==> flow/design.v <==
module branch_pred (
    input logic clk, rstn,branch_taken,is_branch_prev,
    input logic [31:0] epc,fpc,
    output logic pred
);  
logic [2:0] LHT [7:0];
logic [1:0] LPT [7:0];
logic [2:0] pLHT_val,nLHT_val;
logic [2:0] pLHT_index,nLHT_index;
logic [1:0] pLPT_val,nLPT_val;
logic [2:0] pindex,nindex;
assign pindex = epc[4:2];
assign pLHT_val = LHT[pindex];
assign pLHT_index=pLHT_val;
assign pLPT_val = LPT[pLHT_index];
assign nindex=fpc[4:2];
assign nLHT_val = LHT[nindex];
assign nLPT_val = LPT[nLHT_index];
assign nLHT_index=nLHT_val;
assign pred = ((nLPT_val == 2'b00) |(nLPT_val ==2'b01 )) ? 1'b0 : 1'b1;
always_ff @(posedge clk or negedge rstn) begin
    if (!rstn) begin
        for (int i = 0; i < 8; i++) begin
            LHT[i] <= 3'b000;
            LPT[i] <= 2'b11;		 
        end
    end else if (is_branch_prev) begin
			  if(pLPT_val == 2'b00) begin
					LPT[pLHT_index] <= branch_taken ? 2'b01 : 2'b00;
			  end else if (pLPT_val == 2'b01) begin
					LPT[pLHT_index] <= branch_taken ? 2'b11 : 2'b00;
			  end else if (pLPT_val == 2'b10) begin
					LPT[pLHT_index] <= branch_taken ? 2'b11 : 2'b00;
			  end else begin
					LPT[pLHT_index] <= branch_taken ? 2'b11 : 2'b10;
			  end
			  LHT[pindex] <= {branch_taken,pLHT_val[2:1]};
    end
end
endmodule
module branch_target (
    input logic clk, rstn, branch_taken,
    input logic [31:0] epc,fpc,
    output logic [31:0] next_pc,
    output logic pred
);
    parameter int BTB_SIZE = 32;  
    parameter int INDEX_BITS = $clog2(BTB_SIZE);
    logic [INDEX_BITS-1:0] index;
    logic [31:0] BTB [0:BTB_SIZE-1];
	 logic BTB_valid [0:BTB_SIZE-1];
    logic [31:0] branch_target;
    logic is_branch_inst, is_branch_prev;
    branch_pred bpu(
        .clk(clk),
        .rstn(rstn),
        .branch_taken(branch_taken),
		  .is_branch_prev(is_branch_prev),
        .epc(epc),
        .fpc(fpc),
        .pred(pred)
    );
	 assign index = fpc[INDEX_BITS+1:2];
    assign branch_target = BTB[index];
	 assign is_branch_inst = BTB_valid[index];
	 assign is_branch_prev = BTB_valid[epc[INDEX_BITS+1:2]];
    assign next_pc = (pred & is_branch_inst) ? branch_target : fpc+4;
	 assign BTB[10] = (10 + 2) << 2;	 
	 assign BTB[18] = (18 - 2) << 2;
	 assign BTB_valid[10] = 1'b1;
	 assign BTB_valid[18] = 1'b1;
	 always_comb begin
		for (int i = 0; i < BTB_SIZE; i++) begin
			if (i != 10 && i != 18) begin
				BTB[i] = 32'b0;
				BTB_valid[i] = 1'b0;
			end
		end
	end
endmodule
module fetch #(
	parameter NUM_INST = 128
)(
	input logic clk, rstn, stall, 
	input logic alu_zero, prev_pred,
	input logic [2:0] branch_type,
	input logic [31:0] prev_pc, target_pc, pc_with_offset,
	output logic [64:0] fetch_dec_reg,
	output logic flush
);
	logic [31:0] pc;
	logic out_pred;
	logic [31:0] instruction;
	pccalc_pred pclogic_obj (.*);
	inst_memory #(.NUM_INST(NUM_INST)) instmem_obj (.*);
	always @(posedge clk or negedge rstn) begin
		if (~rstn) fetch_dec_reg <= 'b0;
		else if (~stall & flush) fetch_dec_reg <= 'b0;
		else if (~stall) fetch_dec_reg <= {instruction, pc, out_pred};	
	end	
endmodule
module inst_memory #(parameter NUM_INST = 128)
(
	input logic [31:0] pc,
	output logic [31:0] instruction
);
	logic [3:0][7:0] memory [0:NUM_INST-1];
	assign instruction = memory[pc >> 2];
	assign memory[0] = 32'b00000000010000000000001010010011;			 
	assign memory[1] = 32'b01000101011001111000_00110_0110111;		 
	assign memory[2] = 32'b00010010001100110000001100010011;			 
	assign memory[3] = 32'b00000000011000101010000000100011;			 
	assign memory[4] = 32'b00000000011000101010001000100011;			 
	assign memory[5] = 32'b00000000011000101010010000100011;			 
	assign memory[6] = 32'b00000011110000000000001110010011;			 
	assign memory[7] = 32'b00000000100000101101010110000011;			 
	assign memory[8] = 32'b00000000000000101101011000000011;			 
	assign memory[9] = 32'b0;													 
	assign memory[10] = 32'b0000000_01100_01011_000_10000_1100011;	 
	assign memory[11] = 32'b00000000110000101000001010010011;		 
	assign memory[12] = 32'b0000000_00101_00111_100_00101_0110011;	 
	assign memory[13]= 32'b00000000000000000000001100010011;          
	assign memory[14]= 32'b00000000001100000000000010010011;          
	assign memory[15]= 32'b00000000000000000000000110010011;          
	assign memory[16]= 32'b00000000000100011000000110010011;          
	assign memory[17] = 32'b00000000000100110000001100010011;          
	assign memory[18]= 32'b11111110000100110100110011100011;          
	assign memory[19] = 32'b00000000001100110000001100110011;          
	always_comb begin
		for (int i = 20; i < NUM_INST; i++) memory[i] = 32'b0;
	end
endmodule
module pccalc_pred (
	input logic clk, rstn, stall, prev_pred,
	input logic [31:0] prev_pc, pc_with_offset,		 
	input logic [31:0] target_pc,	 
	input logic [2:0] branch_type,
	input logic alu_zero,
	output logic [31:0] pc,		 
	output logic flush, out_pred
);
	logic [31:0] next_pc, next_pc_pred;
	logic branch_taken, pred;
	always @(posedge clk or negedge rstn) begin
		if (!rstn) begin
			pc <= 32'b0;
			out_pred <= 1'b0;
		end
		else if (~stall) begin
			pc <= next_pc;
			out_pred <= flush ? branch_taken : pred;
		end else begin
			pc <= pc;
			out_pred <= out_pred;
		end
	end
	always_comb begin
		if (!flush) 	 
			next_pc = next_pc_pred;
		else if (!branch_type || !branch_taken)  
			next_pc = prev_pc + 4;
		else if (branch_type == 3'b010) 		 
			next_pc = {target_pc[31:1], 1'b0};	 
		else												 
			next_pc = pc_with_offset;
	end
	assign branch_taken = (branch_type == 3'b001) ||
						 (branch_type == 3'b010) || 
						 (branch_type == 3'b011 && alu_zero) ||
						 (branch_type == 3'b100 && (!alu_zero)) ||
						 (branch_type == 3'b101 && (!alu_zero)) ||
						 (branch_type == 3'b110 && alu_zero); 	 
	assign flush = (branch_type) && (branch_taken ^ prev_pred);
	branch_target btu (
        .clk(clk),
        .rstn(rstn),
        .branch_taken(branch_taken),
        .epc(prev_pc),
        .fpc(pc),
        .pred(pred),
		  .next_pc(next_pc_pred)
    );
endmodule
-- From RTL to reports: fetch
The steps from the RTL of fetch to its reports follow in flow order.
Lines are those of the file above, counted from 1.
Operators: Yosys type, input widths -> output width; for muxes data width and select width s.
Library cell names are shortened.
Not given: -
- design top: fetch
- clock port: clk
- standard-cell library: sky130hd
- library corner: tt_025C_1v80

-- Word level
Yosys after proc, flatten, opt, wreduce and memory -nomap, before mapping. Print and check cells are not counted.
- bits in registers: 138
- input port bits at 104
- output and inout port bits at 66
- noted $add $sub $neg: 2
- equal/unequal tests at 235
- noted multiplexer cells: 67
- bitwise operators: 5
- noted reduce/logical cells: 52
- operators with widths (kind ; count):
    $pmux 32 s20 ; 1
    $eq 7x7->1 const B ; 64
    $eq 7x6->1 const B ; 32
    $eq 5x5->1 const B ; 32
    $mux 65 ; 2
    $mux 32 ; 4
    $eq 7x5->1 const B ; 16
    $reduce_or 109->1 ; 1
    $mux 2 ; 49
    $pmux 32 s3 ; 1
    $eq 5x4->1 const B ; 16
    $add 32x3->32 const B ; 2
    $reduce_or 30->1 ; 2
    $eq 3x3->1 const B ; 19
    $eq 7x4->1 const B ; 8
    $pmux 3 s8 ; 2
    $eq 5x3->1 const B ; 8
    $pmux 2 s8 ; 2
    $eq 3x2->1 const B ; 10
    $eq 7x3->1 const B ; 4
    $reduce_and 3->1 ; 8
    $reduce_bool 3->1 ; 8
    $eq 5x2->1 const B ; 4
    $ne 2x2->1 const B ; 8
    $reduce_and 2->1 ; 8
    $eq 3x1->1 const B ; 5
    $logic_not 3->1 ; 5
    $eq 7x2->1 const B ; 2
Other operator kinds: 19; their cells: 38.

-- Longest topological paths
Longest topological path by Yosys (ltp), each cell counted once; first at word level (registers and memories cut), then after technology mapping (sequential cells cut; the memories' decode and read muxes count).
- depth after elaboration: 11
- ABC_AREA: 1
- depth in mapped cells at 20

-- Netlist
The flow's flattened synthesis, as Yosys stat reports it; memories are mapped. The netlist is that of the ABC_AREA named above (0 if unset); the other value can give another one.
- noted mapped cells: 1284
- noted synthesis area: 9077.5 µm²
- noted sequential part of the area: 3298.2 µm²
- flip-flops at 131
- noted buffer cells: 73
- cells by type (cell ; count ; total area (µm²)):
    dfrtp_1 ; 115 ; 2877.76
    nand2_1 ; 352 ; 1.32E+03
    o21ai_0 ; 102 ; 510.49
    nand3_1 ; 99 ; 495.475
    nor2_1 ; 116 ; 435.418
    inv_1 ; 114 ; 427.91
    dfstp_2 ; 16 ; 420.403
    xor2_1 ; 38 ; 332.819
    a21oi_1 ; 38 ; 190.182
    clkbuf_1 ; 48 ; 180.173
    ha_1 ; 14 ; 175.168
    nand4_1 ; 27 ; 168.912
    nor3_1 ; 27 ; 135.13
    a22oi_1 ; 14 ; 105.101
    nand3_2 ; 10 ; 100.096
    buf_4 ; 13 ; 97.594
    mux2_2 ; 8 ; 90.086
    nand3b_1 ; 11 ; 82.579
Other cell types: 36; their cells: 122.

-- Worst setup path after synthesis
Path of least setup slack by OpenSTA after synthesis, without wires, with an ideal clock, recovery checks aside; 20% of the period is set as input and as output delay. Where synthesis merged equal registers, the netlist keeps one of their names.
- path type: input-to-reg
- start: input prev_pc[2]
- end: register pclogic_obj.btu.bpu.LPT[6][1]
- period at 3.84 ns
- noted external input delay: 0.768 ns
- noted setup time: 0.072 ns
- launch time at the first pin at 0.768 ns
- arrival: 2.745 ns
- data required time at 3.768 ns
- path slack at 1.024 ns
- path delay at 2.049 ns
- stages at 18
- noted synthesis period reached: 2.816 ns
"path delay" is the arrival time less input delay plus setup time.
"stages" counts driving pins, that of a launching flip-flop among them; a cell with two outputs on the path counts twice.
"synthesis period reached" is the clock period less the worst setup slack; recovery checks do not enter. This is arithmetic on one report: input and output delays are still those of the set period (20% each).
The rows between start and end are the longest chain of elaborated cells between them; the timing report does not say that the signal goes this way. Where chains are equally long, one stands for them.
Each line given opens the expression or statement behind the cell; cells for indexed reads and writes are added by Yosys, which also makes memories of some case tables.
At most two assigning lines are given for a register; there are more.
- cells stage by stage: ha_1 > ha_1 > nor3_4 > nand3_1 > nand3_4 > inv_6 > nor2_8 > nand3_2 > nand2_1 > nor2_1 > nand2_1 > nand2_1 > nand2_2 > nand3_4 > buf_6 > nand2_2 > nand2_1 > o21ai_1
- cells in the longest elaborated chain at 8
- noted elaborated cells between the ends (all ways): 65
- ends and longest elaborated chain, post-synthesis (what ; line ; source):
    from (decl) ; 87 ;
    $eq 3x3->1 ; 13 ; assign pLHT_val = LHT[pindex];
    $pmux 3 s8 ; 13 ;
    $eq 3x3->1 ; 15 ; assign pLPT_val = LPT[pLHT_index];
    $pmux 2 s8 ; 15 ;
    $eq 2x2->1 ; 32 ; end else if (pLPT_val == 2'b10) begin
    $mux 2 ; 32 ;
    $mux 2 ; 30 ; end else if (pLPT_val == 2'b01) begin
    $mux 2 ; 28 ; if(pLPT_val == 2'b00) begin
    to (assign) ; 29 ; LPT[pLHT_index] <= branch_taken ? 2'b01 : 2'b00;
    to (assign) ; 31 ; LPT[pLHT_index] <= branch_taken ? 2'b11 : 2'b00;
    to (decl) ; 7 ; logic [1:0] LPT [7:0];

-- Worst path after layout
Path of least setup slack in the final report of entry A (OpenROAD, finished layout, wires in). Where an end is a register, its clock arrival counts in the times.
- path type: input-to-output
- start: input branch_type[0]
- end: output flush
- period at 4.14 ns
- noted external input delay: 0.83 ns
- launch time at the first pin at 0.83 ns
- arrival: 2.76 ns
- data required time at 3.31 ns
- path slack at 0.55 ns
- stages at 9
The rows between start and end are the longest chain of elaborated cells between them; the timing report does not say that the signal goes this way. Where chains are equally long, one stands for them.
- cells stage by stage: clkdlybuf4s50_1 > or2_4 > nand2_1 > o21ai_1 > nand2_1 > xnor2_1 > o21ai_2 > inv_1 > clkdlybuf4s50_1
- cells in the longest elaborated chain at 8
- noted elaborated cells between the ends (all ways): 17
- ends and longest elaborated chain, post-layout (what ; line ; source):
    from (decl) ; 86 ; input logic [2:0] branch_type,
    $eq 3x1->1 ; 167 ; assign branch_taken = (branch_type == 3'b001) ||
    $logic_or 1x1->1 (5 in a row) ; 167 ;
    $xor 1x1->1 ; 173 ; assign flush = (branch_type) && (branch_taken ^ prev_pred);
    $logic_and 3x1->1 ; 173 ;
    to (decl) ; 89 ; output logic flush

# Flow runs of fetch

Stored flow runs of fetch (2 of them; Yosys, OpenROAD, sky130hd). They differ in their settings and are not a sequence. Constraints: input delay and output delay 20% of the set period each, output load 0.01 pF.
"achieved clock period" = clock period - worst setup slack. The figure is calculated, with input and output delays left at 20% of the set period.
"worst path time" means the part of the period allowed to the worst setup path (the constraints hold back 20% at inputs and 20% at outputs) less its slack; where the path has registers, the arrival times of their clocks count too.
"total power of the final layout": no workload was simulated; the value follows from the tool's default switching activity.

Entry A

==> flow/run.sh <==
#!/bin/bash
# the make line also repeats the synthesis and layout settings of config.mk as NAME=value (left out here)
make -C /OpenROAD-flow-scripts/flow DESIGN_CONFIG=/design/flow/config.mk WORK_HOME=/design/flow/orfs CLKGATE_MAP_FILE= finish
==> flow/config.mk <==
export PLATFORM = sky130hd
export DESIGN_NAME = fetch
export DESIGN_NICKNAME = fetch
export VERILOG_FILES = /design/flow/design.v
export SDC_FILE = /design/flow/constraint.sdc
export NUM_CORES = 4
export LEC_CHECK = 0
export ABC_AREA = 1
export CAP_MARGIN = 30
export CORE_ASPECT_RATIO = 1.37
export CORE_MARGIN = 2
export CORE_UTILIZATION = 20
export CTS_CLUSTER_DIAMETER = 266
export MAX_ROUTING_LAYER = met4
export PLACE_DENSITY_LB_ADDON = 0.14
export SETUP_SLACK_MARGIN = 0.38
export SLEW_MARGIN = 20
==> flow/constraint.sdc <==
create_clock -name core_clock -period 4.14 [get_ports {clk}]
set_input_delay 0.8280 -clock core_clock [delete_from_list [all_inputs] [get_ports {clk}]]
set_output_delay 0.8280 -clock core_clock [all_outputs]
set_load 0.01 [all_outputs]

Measured in entry A:
- worst setup slack after layout at 0.551 ns
- std-cell area (final layout): 11,979.0 µm²
- summed negative setup slack at 0.000 ns
- achieved clock period at 3.589 ns
- utilization: 0.266
- overall die area at 47,128.8 µm²
- noted the post-synthesis cell area: 9,077.5 µm²
- noted the worst path time: 1.93 ns
- critical path type: input-to-output
- total power of the final layout: 6,105 uW

Entry B

==> flow/run.sh <==
#!/bin/bash
# the make line also repeats the synthesis and layout settings of config.mk as NAME=value (left out here)
make -C /OpenROAD-flow-scripts/flow DESIGN_CONFIG=/design/flow/config.mk WORK_HOME=/design/flow/orfs CLKGATE_MAP_FILE= finish
==> flow/config.mk <==
export PLATFORM = sky130hd
export DESIGN_NAME = fetch
export DESIGN_NICKNAME = fetch
export VERILOG_FILES = /design/flow/design.v
export SDC_FILE = /design/flow/constraint.sdc
export NUM_CORES = 4
export LEC_CHECK = 0
export CAP_MARGIN = 20
export CORE_MARGIN = 2
export CORE_UTILIZATION = 28
export CTS_CLUSTER_SIZE = 27
export GPL_ROUTABILITY_DRIVEN = 1
export GPL_TIMING_DRIVEN = 1
export PLACE_DENSITY_LB_ADDON = 0.18
export SETUP_SLACK_MARGIN = -0.15
export SLEW_MARGIN = 20
export TNS_END_PERCENT = 10
==> flow/constraint.sdc <==
create_clock -name core_clock -period 3.18 [get_ports {clk}]
set_input_delay 0.6360 -clock core_clock [delete_from_list [all_inputs] [get_ports {clk}]]
set_output_delay 0.6360 -clock core_clock [all_outputs]
set_load 0.01 [all_outputs]

Measured in entry B:
- worst setup slack after layout at -0.005 ns
- utilization: 0.396
- achieved clock period at 3.185 ns
- noted the worst path time: 1.91 ns
- critical path type: input-to-output
- summed negative setup slack at -0.005 ns
- noted the post-synthesis cell area: 8,381.8 µm²
- total power of the final layout: 8,195 uW
- std-cell area (final layout): 11,715.0 µm²
- overall die area at 31,334.3 µm²
